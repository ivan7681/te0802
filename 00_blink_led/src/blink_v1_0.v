==> flow/design.v <==
module blink_v1_0 (
  input clk25mhz,
  output [7:0] o_led
  );
  reg [23:0] counter;
  initial counter = 0;
  always @(posedge clk25mhz)
    counter <= counter+1;
  assign o_led = (counter > 2**23)? 8'haa: 8'h55;
endmodule
* From RTL to reports: blink_v1_0 *
The steps from the RTL of blink_v1_0 to its reports follow in flow order.
Line numbers count from 1 in the design file above.
Not given: -

design
  top module = blink_v1_0
  clock = clk25mhz
  standard-cell library = sky130hd
  timing corner = tt_025C_1v80

* After elaboration *
Yosys after proc, flatten, opt, wreduce and memory -nomap, before mapping. Enables and synchronous resets that opt folds into registers are not counted as muxes. Memory bits, and registers merged into a memory's read port (data or address), are not among the register bits. Print and check cells are not counted. Equal cells are merged and count once.

word-level totals
  register bits = 24
  input bits = 1
  output and inout port bits = 8

operators by class
  add/sub/neg operators = 1
  order comparisons = 1
  mux-type cells = 1

operators by type and width
  cell                                            count
  adder 24 x 1 -> 24 bit with constant B          1
  greater-than comparator 24 bit with constant B  1
  2-to-1 mux 8 bit                                1

* Longest topological paths *
Depth = most cells in a row (Yosys ltp): at word level without a register or memory, in the mapped netlist without a sequential cell, where the memories' decode and read muxes count.

depth
  depth after elaboration = 2
  ABC_AREA = 0
  depth in mapped cells = 7
  gate-level depth less buffers = 6

* Netlist *
Source: synth_stat.txt of the flow (Yosys; design flattened, memories mapped). It holds for the ABC_AREA given above (unset counts as 0); a run with the other value may have another netlist.
Totals and module areas in this step are rounded.

cell types
  cell type                 count  total area (um^2)
  sky130_fd_sc_hd__dfxtp_1  24     480.461
  sky130_fd_sc_hd__xnor2_1  11     96.342
  sky130_fd_sc_hd__xor2_1   11     96.342
  sky130_fd_sc_hd__buf_4    6      45.043
  sky130_fd_sc_hd__nor3_1   8      40.038
  sky130_fd_sc_hd__nand3_1  7      35.034
  sky130_fd_sc_hd__and3_1   5      31.28
  sky130_fd_sc_hd__ha_1     2      25.024
  sky130_fd_sc_hd__nand4_1  4      25.024
  sky130_fd_sc_hd__nor4_1   4      25.024
  sky130_fd_sc_hd__inv_1    6      22.522
  sky130_fd_sc_hd__nand2_1  6      22.522
  sky130_fd_sc_hd__and4_1   2      17.517
  sky130_fd_sc_hd__nand3_4  1      17.517
  sky130_fd_sc_hd__o41a_1   1      11.261
  sky130_fd_sc_hd__buf_2    2      10.01
  sky130_fd_sc_hd__nand3_2  1      10.01
  sky130_fd_sc_hd__nor4b_1  1      8.758

Other cell types: 2; their cells: 3.

synthesis totals
  mapped cells = 105
  chip area (Yosys) = 1035 um^2
  area of sequential cells = 480.5 um^2
  flip-flops = 24
  buffers = 8

* Timing after synthesis *
Path of least setup slack by OpenSTA after synthesis, without wires, with an ideal clock, recovery checks aside; 20% of the period is set as input and as output delay. Where synthesis merged equal registers, the netlist keeps one of their names.

timing post-synthesis
  kind = register -> output
  from = register counter[13]
  to = output o_led[2]
  clock period = 2.7 ns
  time at the first pin = 0.000 ns
  data arrival time = 1.609 ns
  required time = 2.160 ns
  path slack = 0.551 ns
  delay of the path = 1.609 ns
  stages on the path = 5
  buffers on the path = 1
  period reached after synthesis = 2.149 ns

"delay of the path" is the arrival time less input delay plus setup time.
At an output port there is no setup time.
"stages on the path": output pins that drive a net of the path, with the launching flip-flop's if there is one; two outputs of one cell count as two.
"period reached after synthesis" = period - worst setup slack (recovery checks aside). The figure is calculated, with input and output delays left at 20% of the set period.
Between the ends stands the longest chain of elaborated cells between them, by number of cells; it is not shown to be the way that was timed. Of several equally long chains one is given.
A line is the first line of the expression or statement that the cell stems from. Yosys adds cells for indexed reads and writes and turns some case tables into memories.

on the way, post-synthesis
  path through = sky130_fd_sc_hd__dfxtp_1 -> sky130_fd_sc_hd__or4_1 -> sky130_fd_sc_hd__o41a_1 -> sky130_fd_sc_hd__inv_1 -> sky130_fd_sc_hd__buf_4
  length of the longest elaborated chain = 2

ends and longest elaborated chain, post-synthesis
  what                            line  RTL
  from (decl)                     5     reg [23:0] counter;
  from (assign)                   8     counter <= counter+1;
  greater-than comparator 24 bit  9     assign o_led = (counter > 2**23)? 8'haa: 8'h55;
  2-to-1 mux 8 bit                9
  to (decl)                       3     output [7:0] o_led

* Path in the finished layout *
Path of least setup slack in the final report of job 1 (OpenROAD, finished layout, wires in). Where an end is a register, its clock arrival counts in the times.

timing after layout
  kind = register -> output
  from = register counter[16]
  to = output o_led[2]
  clock period = 1.42 ns
  time at the first pin = 0.26 ns
  data arrival time = 1.89 ns
  required time = 1.14 ns
  path slack = -0.75 ns
  stages on the path = 7
  buffers on the path = 2

Between the ends stands the longest chain of elaborated cells between them, by number of cells; it is not shown to be the way that was timed. Of several equally long chains one is given.

on the way, after layout
  path through = sky130_fd_sc_hd__dfxtp_2 -> sky130_fd_sc_hd__nor4_2 -> sky130_fd_sc_hd__nand4_1 -> sky130_fd_sc_hd__o41a_1 -> sky130_fd_sc_hd__inv_2 -> sky130_fd_sc_hd__buf_6 -> sky130_fd_sc_hd__buf_6
  length of the longest elaborated chain = 2

ends and longest elaborated chain, after layout
  what                            line  RTL
  from (decl)                     5     reg [23:0] counter;
  from (assign)                   8     counter <= counter+1;
  greater-than comparator 24 bit  9     assign o_led = (counter > 2**23)? 8'haa: 8'h55;
  2-to-1 mux 8 bit                9
  to (decl)                       3     output [7:0] o_led

Hand-over note for blink_v1_0

Below are 2 stored runs of the flow (Yosys, OpenROAD; platform sky130hd) on blink_v1_0, each with its settings and what was measured, unordered. Constraints: input delay and output delay 20% of the set period each, output load 0.01 pF.
"reached clock period" = clock period - worst setup slack. The figure is calculated, with input and output delays left at 20% of the set period.
"worst setup path time" is the time allowed to the run's worst setup path (the clock period less input and output delay, where it has them) less its slack. Clock arrival times count: a late capture clock shortens it, a late launch clock lengthens it.
The measured numbers are rounded.
A setting shown as n/a is not set for that run.

item                                   job 1               job 2
period_ns                              1.42                2.29
CORE_UTILIZATION                       21                  67
PLACE_DENSITY_LB_ADDON                 0.27                n/a
CORE_ASPECT_RATIO                      1.76                n/a
CELL_PAD_IN_SITES_GLOBAL_PLACEMENT     1                   n/a
GPL_TIMING_DRIVEN                      0                   n/a
CTS_CLUSTER_DIAMETER                   43                  n/a
CAP_MARGIN                             35                  20
MIN_ROUTING_LAYER                      met2                n/a
MAX_ROUTING_LAYER                      met4                n/a
CORE_MARGIN                            2                   2
SLEW_MARGIN                            20                  20
area of the die (um^2)                 5527                1875
std-cell area (final layout) (um^2)    1528                1287
reached clock period (ns)              2.173               2.350
setup TNS (ns)                         -6.103              -0.350
worst setup path time (ns)             1.89                1.89
class of the worst setup path          register -> output  register -> output
netlist area reported by Yosys (um^2)  1035                1035
setup slack of the worst path (ns)     -0.753              -0.060

End of note.
